==> flow/design.v <==
`timescale 1ns / 1ps
module display ( 
    input logic clk, n_rst, 
    input logic write_ready, rollover_flag,
    input logic [31:0] writeback,
    output logic shift_strobe, 
    output logic [3:0] display_char,
    output logic [7:0] ssd_en
);
typedef enum logic [4:0] {INIT, FIRST, SECOND, THIRD, FOURTH, FIFTH, SIXTH, SEVENTH, EIGHTH} state_t;
state_t state, next;
logic n_shift_strobe;
logic [3:0] n_display_char;
logic [7:0] n_ssd_en;
    always_ff @(posedge clk, negedge n_rst) begin
        if(!n_rst) begin
            state <= INIT;
            shift_strobe <= 0;
            display_char <= 4'b0;
            ssd_en <= 8'b0;
        end
        else begin
            state <= next;
            shift_strobe <= n_shift_strobe;
            display_char <= n_display_char;
            ssd_en <= n_ssd_en;
        end
    end
    always_comb begin   
        n_shift_strobe = 0;
        n_display_char = 4'b0;
        n_ssd_en = 8'b0;
        next = state;
        case(state)
        default: begin
            n_shift_strobe = 0;
            n_display_char = 4'b0;
            n_ssd_en = 8'b0;
        end
        INIT: begin  
            n_ssd_en = 8'b0;
            n_display_char = 4'b0;
            n_shift_strobe = 0; 
            if(write_ready) 
                next = FIRST;
        end
        FIRST: begin
            n_ssd_en = 8'b1 << 7;
            n_display_char = writeback[31:28];
            next = SECOND;
        end
        SECOND: begin
            n_ssd_en = 8'b1 << 6;
            n_display_char = writeback[27:24];
            next = THIRD;
        end
        THIRD: begin
            n_ssd_en = 8'b1 << 5;
            n_display_char = writeback[23:20];
            next = FOURTH;
        end
        FOURTH: begin
            n_ssd_en = 8'b1 << 4;
            n_display_char = writeback[19:16];
            next = FIFTH;
        end
        FIFTH: begin
            n_ssd_en = 8'b1 << 3;
            n_display_char = writeback[15:12];
            next = SIXTH;
        end
        SIXTH: begin
            n_ssd_en = 8'b1 << 2;
            n_display_char = writeback[11:8];
            next = SEVENTH;
        end
        SEVENTH: begin
            n_ssd_en = 8'b1 << 1;
            n_display_char = writeback[7:4];
            next = EIGHTH;
        end
        EIGHTH: begin
            n_ssd_en = 8'b1;
            n_display_char = writeback[3:0];
            n_shift_strobe = 1'b1;
            if(rollover_flag) 
                next = INIT;
            else
                next = FIRST;
        end
        endcase
    end
endmodule
`timescale 1ns/1ps
module Display_Controller (
    input logic clk, n_rst,
    input logic [31:0] writeback,
    input logic write_ready,
    output logic [7:0] SSEG_AN, SSEG_CA
);
logic rollover_flag, shift_strobe;
flex_counter Display_Count ( .clk(clk), .n_rst(n_rst),
    .clear(0),
    .count_enable(shift_strobe),
    .rollover_val(4'd10),  
    .rollover_flag(rollover_flag),
    .count_out() 
);
logic [3:0] display_char;
display Display_Logic ( .clk(clk), .n_rst(n_rst),
    .write_ready(write_ready),
    .rollover_flag(rollover_flag),
    .writeback(writeback),
    .shift_strobe(shift_strobe),
    .display_char(display_char),
    .ssd_en(SSEG_AN)
);
display_decoder decode (
    .in(display_char),
    .out(SSEG_CA)
);
endmodule
`timescale 1ns / 1ps
module display_decoder (
    input logic [3:0] in,
    output logic [7:0] out
);
always_comb begin
    case(in)
    4'h0: out = 8'b11111100;
    4'h1: out = 8'b01100000;
    4'h2: out = 8'b11011010;
    4'h3: out = 8'b11110010;
    4'h4: out = 8'b01100110;
    4'h5: out = 8'b10110110;
    4'h6: out = 8'b10111110;
    4'h7: out = 8'b11100000;
    4'h8: out = 8'b11111110;
    4'h9: out = 8'b11110110;
    4'ha: out = 8'b11101110;
    4'hb: out = 8'b00111110;
    4'hc: out = 8'b10011100;
    4'hd: out = 8'b01111010;
    4'he: out = 8'b10011110;
    4'hf: out = 8'b10001110;
    default: out = 0;  
    endcase
end
endmodule
`timescale 1ns / 10ps
module flex_counter #(
    parameter SIZE = 4
)(
    input logic clk, n_rst, clear, count_enable,
    input logic [SIZE - 1:0] rollover_val,
    output logic rollover_flag,
    output logic [SIZE - 1:0] count_out
);
logic [SIZE - 1:0] next_count; 
logic register_flag;
always_ff @(posedge clk, negedge n_rst) begin
    if(n_rst == 1'b0) begin
        count_out <= 4'b0;  
        rollover_flag <= 0;
    end
    else begin
        rollover_flag <= register_flag;  
        count_out <= next_count;  
    end
end
always_comb begin
    next_count = count_out;
    if(clear) begin  
        next_count = 4'b0; 
    end
    else begin  
        if (count_enable) begin
            if (count_out >= rollover_val) begin  
                next_count = 4'b0001;
            end else begin
                next_count += 4'b0001;  
            end
        end
        else begin
            next_count = next_count;  
        end
    end
end
always_comb begin   
    if(next_count >= rollover_val) begin  
        register_flag = 1'b1;  
    end
    else begin
        register_flag = 1'b0;
    end 
end
endmodule
`timescale 1ns/1ps
module gpio(
    input logic clk, n_rst,
    input logic write_ready,
    input logic [31:0] writeback,
    output logic [7:0] SSEG_AN, SSEG_CA
);
Display_Controller SSEG ( .clk(clk), .n_rst(n_rst),
    .writeback(writeback),
    .write_ready(write_ready),
    .SSEG_AN(SSEG_AN),
    .SSEG_CA(SSEG_CA)
);
endmodule
; From RTL to reports: gpio
; The steps from the RTL of gpio to its reports follow in flow order.
; Line numbers count from 1 in the design file above.
; Cell names lack the library's common part.
; The mark n/a stands for no value.
[design]
top = gpio
clock = clk
lib = sky130hd
lib_corner = tt_025C_1v80

; After elaboration
; Yosys after proc, flatten, opt, wreduce and memory -nomap, before mapping. Memory bits, and registers merged into a memory's read port (data or address), are not among the register bits. Print and check cells are not counted. Equal cells are merged and count once.
; Yosys's memory passes give these memory sizes; they may raise the number of words (mostly to a power of two), join words into wider ones and drop unused or constant bits.
[word_totals]
regBits = 23
input_bits = 35
romBits = 112
wordCells = 31
memories = 1
[op_classes]
compare = 2
equal = 9
n_mux = 9
addsub = 1
reduce_logical = 3
[memory_table]
columns = name, size, word_bits, read_ports, wr, line_no
row1 = (no name shown), 16, 7, 1, 0, 129  ; case(in)
[op_table]
columns = cell, n
row1 = case mux 8 bit (select 8 bit), 1
row2 = case mux 5 bit (select 9 bit), 1
row3 = case mux 4 bit (select 8 bit), 1
row4 = == test 5 x 3 -> 1 bit with constant B, 4
row5 = == test 5 x 2 -> 1 bit with constant B, 2
row6 = nonzero test 9 bit, 1
row7 = greater-or-equal comparator 4 bit with constant B, 2
row8 = two-way mux 4 bit, 2
row9 = == test 5 x 1 -> 1 bit with constant B, 1
row10 = == test 5 x 4 -> 1 bit with constant B, 1
row11 = logical NOT 5 bit, 1
row12 = two-way mux 5 bit, 1
row13 = adder 4 x 1 -> 4 bit with constant B, 1
row14 = two-way mux 1 bit, 3
row15 = inequality test 2 bit with constant B, 1
row16 = AND reduction 2 bit, 1

; Longest topological paths
; Longest topological path by Yosys (ltp), each cell counted once; first at word level (registers and memories cut), then after technology mapping (sequential cells cut; the memories' decode and read muxes count).
[depth]
ltp_word = 5
ABC_AREA = 0
depth_mapped = 5
mapped_depth_nobuf = 5

; Netlist
; The flow's flattened synthesis, as Yosys stat reports it; memories are mapped. The netlist is that of the ABC_AREA named above (0 if unset); the other value can give another one.
; The area totals of this step are shown rounded.
[by_type]
columns = cell, n, type_area_um2
row1 = dfrtp_1, 26, 650.624
row2 = a22oi_1, 17, 127.622
row3 = ha_1, 9, 112.608
row4 = o21ai_0, 7, 35.034
row5 = nand4_1, 5, 31.28
row6 = clkbuf_1, 8, 30.029
row7 = inv_1, 8, 30.029
row8 = dfstp_2, 1, 26.275
row9 = nand2_1, 7, 26.275
row10 = mux4_2, 1, 22.522
row11 = a21oi_1, 4, 20.019
row12 = buf_2, 3, 15.014
row13 = mux2i_2, 1, 13.763
row14 = nor2b_1, 2, 12.512
row15 = mux2_2, 1, 11.261
row16 = nor2_1, 3, 11.261
row17 = mux2i_1, 1, 10.01
row18 = o311a_1, 1, 10.01
; Not listed: further types 14, cells in them 14.
[synth_totals]
cell_count = 119
n_buf = 12
mapped_area_um2 = 1299
flip_flops = 27
sequential_area_um2 = 676.9
; By module: a second synthesis without flattening, with its own total; a netlist apart from the flattened one above.
[hier_totals]
hier_cells = 136
hier_area_um2 = 1463
; Rows give one instance, submodules left out.
[by_module]
columns = module, seq_area_um2, n_cells, area_um2, instances
row1 = display, 551.8, 56, 752.0, 1
row2 = flex_counter, 125.1, 43, 404.1, 1
row3 = display_decoder, 0.0, 35, 299.0, 1
row4 = Display_Controller, 0.0, 2, 7.5, 1
row5 = gpio, 0.0, 0, 0.0, 1

; Worst setup path after synthesis
; OpenSTA on the mapped netlist: ideal clock, no wires. The path of least setup slack (recovery checks aside). Input and output delay are each 20% of the period. Register names are those of the netlist, which keeps one name where synthesis merged equal registers.
[synth_timing]
path_kind = reg2out
from = reg SSEG.Display_Logic.display_char[0]
to = out SSEG_CA[4]
path_slack_ps = -6
delay_ps = 1302
t_arrival_ps = 1302
period_ps = 1620
t_first_pin_ps = 0
output_delay_ps = 324
required_ps = 1296
path_stages = 6
synth_period_reached_ps = 1626
; "delay_ps" = arrival - input delay + setup time.
; At an output port there is no setup time.
; "path_stages": output pins that drive a net of the path, with the launching flip-flop's if there is one; two outputs of one cell count as two.
; "synth_period_reached_ps" is the clock period less the worst setup slack; recovery checks do not enter. This is arithmetic on one report: input and output delays are still those of the set period (20% each).
; Between the ends stands the longest chain of elaborated cells between them, by number of cells; it is not shown to be the way that was timed. Of several equally long chains one is given.
; A line is the first line of the expression or statement that the cell stems from. Yosys adds cells for indexed reads and writes and turns some case tables into memories.
; A memory read counts as a cell of the chain, while the word-level depth stops at memories.
[synth_between]
cell_sequence = dfrtp_1 -> inv_1 -> ha_1 -> inv_1 -> mux4_2 -> inv_1
elab_chain_len = 1
cells_between = 1
cone_lines = 1
[synth_lines]
columns = element, line_no
row1 = from (decl), 7  ; output logic [3:0] display_char,
row2 = from (assign), 19  ; display_char <= 4'b0;
row3 = from (assign), 25  ; display_char <= n_display_char;
row4 = memory read (16 x 7 bit), 129  ; case(in)
row5 = to (decl), 203  ; output logic [7:0] SSEG_AN, SSEG_CA

; Worst path after layout
; From the final timing report of stored run 2: the path of least setup slack in the routed layout; clock arrival at registers is part of the times.
; The path's times are printed in steps of 10 ps; the period is the one set.
[layout_timing]
path_kind = reg2out
from = reg SSEG.Display_Logic.display_char[0]
to = out SSEG_CA[4]
path_stages = 7
t_arrival_ps = 1760
required_ps = 1180
output_delay_ps = 300
period_ps = 1480
t_first_pin_ps = 330
path_slack_ps = -580
; Between the ends stands the longest chain of elaborated cells between them, by number of cells; it is not shown to be the way that was timed. Of several equally long chains one is given.
; A memory read counts as a cell of the chain, while the word-level depth stops at memories.
[layout_between]
cell_sequence = dfrtp_2 -> inv_2 -> ha_4 -> inv_2 -> mux4_2 -> inv_2 -> buf_6
elab_chain_len = 1
cells_between = 1
cone_lines = 1
[layout_lines]
columns = element, line_no
row1 = from (decl), 7  ; output logic [3:0] display_char,
row2 = from (assign), 19  ; display_char <= 4'b0;
row3 = from (assign), 25  ; display_char <= n_display_char;
row4 = memory read (16 x 7 bit), 129  ; case(in)
row5 = to (decl), 203  ; output logic [7:0] SSEG_AN, SSEG_CA

; Design gpio on sky130hd. What follows are 2 stored runs of the flow, each under its own settings; their order means nothing. The constraints put input and output delay at 20% of the set period each and load the outputs with 0.01 pF.
; "achievedPeriod_ps" means the clock period less the worst setup slack. The figure is calculated, with input and output delays left at 20% of the set period.
; "worstPathTime_ps" = time allowed to the worst setup path (clock period - input delay - output delay, where it has them) - its slack; a late launch clock adds to it, a late capture clock takes from it.
; "fin_power_mw" rests on the timing tool's default activity at the inputs, not on a simulated workload.
; "worstPathTime_ps" is given in steps of 10 ps.
; Results are given in rounded form.

[stored run 1: settings]
period_ns = 1.14
CORE_UTILIZATION = 58
PLACE_DENSITY_LB_ADDON = 0.02
HOLD_SLACK_MARGIN = -0.04
CORE_MARGIN = 2
GPL_ROUTABILITY_DRIVEN = 0
CTS_CLUSTER_DIAMETER = 185
SLEW_MARGIN = 35
CAP_MARGIN = 20
[stored run 1: results]
outcome = did not finish, routing stopped with ODB-0269

[stored run 2: settings]
period_ns = 1.48
CAP_MARGIN = 20
CORE_MARGIN = 2
CORE_UTILIZATION = 40
SLEW_MARGIN = 20
[stored run 2: results]
design_die_area_um2 = 3719
yosys.chip_area_um2 = 1299
fin_power_mw = 3.638
fin_tns_ps = -3453
achievedPeriod_ps = 2058
setup_ws_ps = -578
utilization_pct = 64.1
worstPathTime_ps = 1760
worstPathKind = reg2out
